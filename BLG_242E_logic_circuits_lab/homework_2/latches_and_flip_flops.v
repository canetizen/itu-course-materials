==> flow/design.v <==
`timescale 1ns / 1ps
module nand_gate(input a, input b, output o);
    assign o = ~(a & b);
endmodule
module SR_latch_wo_enable(input S, input R, output Q, output not_Q);
    wire not_s;
    wire not_r;
    nand_gate n0(S, S, not_s);
    nand_gate n1(R, R, not_r);
    nand_gate n2(Q, not_r, not_Q);
    nand_gate n3(not_Q, not_s, Q);
endmodule
module SR_latch_w_enable(input S, input R, input E, output Q, output not_Q);
    wire s;
    wire r;
    nand_gate n0(S, E, s);
    nand_gate n1(R, E, r);
    nand_gate n2(Q, r, not_Q);
    nand_gate n3(not_Q, s, Q);
endmodule
module D_latch(input E, input D, output wire Q, output wire Q_not);
  wire n1;
  wire n2;
  wire n3;
  wire n4;
  nand_gate g0(~D, E, n1);
  nand_gate g1(n1, E, n2);
  nand_gate g2(n2, E, n3);
  nand_gate g3(n3, E, n4);
  assign Q = ~n4;
  assign Q_not = ~n3;
endmodule
module D_flip_flop(input clk, input D, output Q,output Qnot);
    wire qtemp;
    wire qtemp_not;
    D_latch g1(~clk, D, qtemp, qtemp_not);
    D_latch g2(clk, qtemp, Q, Qnot);
endmodule
module JK_flip_flop(input clk, input J, input K, output reg Q, output reg not_Q);
    always @(posedge clk)
        case ({J,K})
           2'b00 : begin 
                   Q <= Q; 
                   not_Q <= not_Q; 
                   end
           2'b01 : begin 
                    Q <= 0; 
                    not_Q <= 1; 
                    end
           2'b10 : begin 
                    Q <= 1; 
                    not_Q <= 0; 
                    end
           2'b11 : begin 
                    Q <= ~Q; 
                    not_Q <= ~not_Q; 
                    end
        endcase
    initial begin 
        Q = 0;
        not_Q = 1;
    end
endmodule
module asyn_up_counter(input clk, input j, input k, output[3:0] data_out);
    wire not_q0;
    wire not_q1;
    wire not_q2;
    wire not_q3;
    JK_flip_flop j0(clk, j, k, data_out[0], not_q0);
    JK_flip_flop j1(not_q0, j, k, data_out[1], not_q1);
    JK_flip_flop j2(not_q1, j, k, data_out[2], not_q2);
    JK_flip_flop j3(not_q2, j, k, data_out[3], not_q3);
endmodule
module syn_up_counter(input clk, output[3:0] data_out);
    wire Q0;
    wire Q1;
    wire Q2; 
    wire Q3;
    wire jk2;
    wire jk3;
    JK_flip_flop j0(clk, 1, 1, data_out[0], Q0);
    JK_flip_flop j1(clk, data_out[0], data_out[0], data_out[1], Q1);
    JK_flip_flop j2(clk, jk2, jk2, data_out[2], Q2);
    JK_flip_flop j3(clk, jk3, jk3, data_out[3], Q3);
    assign jk3 = jk2 & data_out[2];
    assign jk2 = data_out[0] & data_out[1];
endmodule
module shift_register(input [15:0] data_in, input clk, input load, output reg Q);
    reg [15:0] prev, new;
    always @(posedge clk) begin
        if (load) begin
            prev <= data_in;
            new <= data_in;
        end else begin
            prev <= new;
            new <= {prev[14:0], prev[15]};
        end
        Q <= new[0];
    end
endmodule
Tool chain data of shift_register
The steps from the RTL of shift_register to its reports follow in flow order.
Line numbers count from 1 in the design file above.
Operators: Yosys type, input widths -> output width; for muxes data width and select width s.
Library cell names are shortened.
{"block": "setup", "design": "shift_register", "clock_port": "clk", "library": "sky130hd", "pvt_corner": "tt_025C_1v80"}

After elaboration
Counts by Yosys on the flattened word-level netlist (proc, flatten, opt, wreduce; memories kept). Register bits leave out memories and registers merged into their read ports (data or address); mux counts leave out enables and synchronous resets folded into registers. Print and check cells are left out. Cells with the same type and inputs are merged into one.
{"block": "bits", "ff_bits": 33, "in_bits": 18, "out_inout_bits": 1, "elab_cells": 5}
{"block": "op_classes", "mux": 2}
{"block": "ops", "op": "$mux 16", "count": 2}

Logic depth
Longest topological path by Yosys (ltp), each cell counted once; first at word level (registers and memories cut), then after technology mapping (sequential cells cut; the memories' decode and read muxes count).
{"block": "logic_depth", "ltp_word": 1, "ABC_AREA": 0, "depth_mapped": 3, "ltp_nobuf": 1}

Netlist
The flow's flattened synthesis, as Yosys stat reports it; memories are mapped. The netlist is that of the ABC_AREA named above (0 if unset); the other value can give another one.
Totals and module areas in this step are rounded.
{"block": "by_type", "cell": "dfxtp_1", "count": 33, "area_total_um2": 660.634}
{"block": "by_type", "cell": "mux2_4", "count": 30, "area_total_um2": 450.432}
{"block": "by_type", "cell": "buf_12", "count": 3, "area_total_um2": 60.058}
{"block": "by_type", "cell": "mux2_2", "count": 2, "area_total_um2": 22.522}
{"block": "by_type", "cell": "buf_6", "count": 1, "area_total_um2": 11.261}
{"block": "mapped", "mapped_cells": 69, "mapped_area_um2": 1200, "sequential_area_um2": 661, "ff_cells": 33, "buffers": 4}

Timing after synthesis
Path of least setup slack by OpenSTA after synthesis, without wires, with an ideal clock, recovery checks aside; 20% of the period is set as input and as output delay. Where synthesis merged equal registers, the netlist keeps one of their names.
{"block": "synth_path", "path_type": "input port to flip-flop", "startpoint": "input port load", "endpoint": "register new[0]", "tclk_ps": 904, "in_delay_ps": 181, "setup_time_ps": 121, "t_first_pin_ps": 181, "arrival_time_ps": 722, "required_time_ps": 783, "path_slack_ps": 61, "delay_ps": 662, "stages": 3, "n_path_buf": 2, "period_less_setup_slack_ps": 843}
"delay_ps" is the arrival time less input delay plus setup time.
"stages": output pins that drive a net of the path, with the launching flip-flop's if there is one; two outputs of one cell count as two.
"period_less_setup_slack_ps" = period - worst setup slack (recovery checks aside). The figure is calculated, with input and output delays left at 20% of the set period.
Between the ends stands the longest chain of elaborated cells between them, by number of cells; it is not shown to be the way that was timed. Of several equally long chains one is given.
Each line given opens the expression or statement behind the cell; cells for indexed reads and writes are added by Yosys, which also makes memories of some case tables.
{"block": "synth_between", "cell_sequence": "buf_6 > buf_12 > mux2_4", "elab_chain_cells": 1, "cone_cells": 1, "cone_lines": 1, "cone_classes": "1 x mux"}
{"block": "synth_lines", "item": "start: declaration", "line_no": 88, "rtl": "module shift_register(input [15:0] data_in, input clk, input load, output reg Q);"}
{"block": "synth_lines", "item": "$mux 16", "line_no": 91, "rtl": "if (load) begin"}
{"block": "synth_lines", "item": "end: assignment", "line_no": 93, "rtl": "new <= data_in;"}
{"block": "synth_lines", "item": "end: assignment", "line_no": 96, "rtl": "new <= {prev[14:0], prev[15]};"}
{"block": "synth_lines", "item": "end: declaration", "line_no": 89, "rtl": "reg [15:0] prev, new;"}

Timing after layout
From the final timing report of flow run A: the path of least setup slack in the routed layout; clock arrival at registers is part of the times.
The report prints the path's times to 10 ps; the period is as set.
{"block": "layout_path", "path_type": "flip-flop to output port", "startpoint": "register Q", "endpoint": "output port Q", "tclk_ps": 879, "output_delay_ps": 180, "t_first_pin_ps": 320, "arrival_time_ps": 770, "required_time_ps": 700, "path_slack_ps": -70, "stages": 2, "n_path_buf": 1}
{"block": "layout_between", "cell_sequence": "dfxtp_2 > buf_6", "elab_chain_cells": 0, "cone_cells": 0, "cone_lines": 0}
{"block": "layout_lines", "item": "start: declaration", "line_no": 88, "rtl": "module shift_register(input [15:0] data_in, input clk, input load, output reg Q);"}
{"block": "layout_lines", "item": "start: assignment", "line_no": 98, "rtl": "Q <= new[0];"}
{"block": "layout_lines", "item": "end: declaration", "line_no": 88}

Memo
Re: implementation data of shift_register

Measured data: module shift_register, platform sky130hd, 2 stored runs of the flow under differing settings, order arbitrary. Input and output delays are each 20% of the period that was set; the output load is 0.01 pF.
The results are shown rounded.

Flow run A
==> flow/run.sh <==
#!/bin/bash
# the make line also repeats the synthesis and layout settings of config.mk as NAME=value (left out here)
make -C /OpenROAD-flow-scripts/flow DESIGN_CONFIG=/design/flow/config.mk WORK_HOME=/design/flow/orfs CLKGATE_MAP_FILE= finish
==> flow/config.mk <==
export PLATFORM = sky130hd
export DESIGN_NAME = shift_register
export DESIGN_NICKNAME = shift_register
export VERILOG_FILES = /design/flow/design.v
export SDC_FILE = /design/flow/constraint.sdc
export NUM_CORES = 4
export LEC_CHECK = 0
export CAP_MARGIN = 20
export CORE_MARGIN = 2
export CORE_UTILIZATION = 72
export SLEW_MARGIN = 20
==> flow/constraint.sdc <==
create_clock -name core_clock -period 0.879 [get_ports {clk}]
set_input_delay 0.1758 -clock core_clock [delete_from_list [all_inputs] [get_ports {clk}]]
set_output_delay 0.1758 -clock core_clock [all_outputs]
set_load 0.01 [all_outputs]

==> results of flow run A, as JSON <==
{
  "synthesis_area_um2": 1200,
  "setup_ws_ps": -71,
  "ws_hold_ps": 361,
  "cell_area_final_um2": 1440,
  "final_setup_tns_ps": -71,
  "total_die_area_um2": 2020
}

Flow run B
==> flow/run.sh <==
#!/bin/bash
# the make line also repeats the synthesis and layout settings of config.mk as NAME=value (left out here)
make -C /OpenROAD-flow-scripts/flow DESIGN_CONFIG=/design/flow/config.mk WORK_HOME=/design/flow/orfs CLKGATE_MAP_FILE= finish
==> flow/config.mk <==
export PLATFORM = sky130hd
export DESIGN_NAME = shift_register
export DESIGN_NICKNAME = shift_register
export VERILOG_FILES = /design/flow/design.v
export SDC_FILE = /design/flow/constraint.sdc
export NUM_CORES = 4
export LEC_CHECK = 0
export CAP_MARGIN = 20
export CORE_ASPECT_RATIO = 0.69
export CORE_MARGIN = 2
export CORE_UTILIZATION = 27
export CTS_CLUSTER_SIZE = 69
export MIN_ROUTING_LAYER = met1
export PLACE_DENSITY_LB_ADDON = 0.21
export SLEW_MARGIN = 20
export TNS_END_PERCENT = 30
==> flow/constraint.sdc <==
create_clock -name core_clock -period 0.882 [get_ports {clk}]
set_input_delay 0.1764 -clock core_clock [delete_from_list [all_inputs] [get_ports {clk}]]
set_output_delay 0.1764 -clock core_clock [all_outputs]
set_load 0.01 [all_outputs]

==> results of flow run B, as JSON <==
{
  "synthesis_area_um2": 1200,
  "setup_ws_ps": 3,
  "ws_hold_ps": 270,
  "cell_area_final_um2": 1510,
  "final_setup_tns_ps": 0,
  "total_die_area_um2": 5020
}
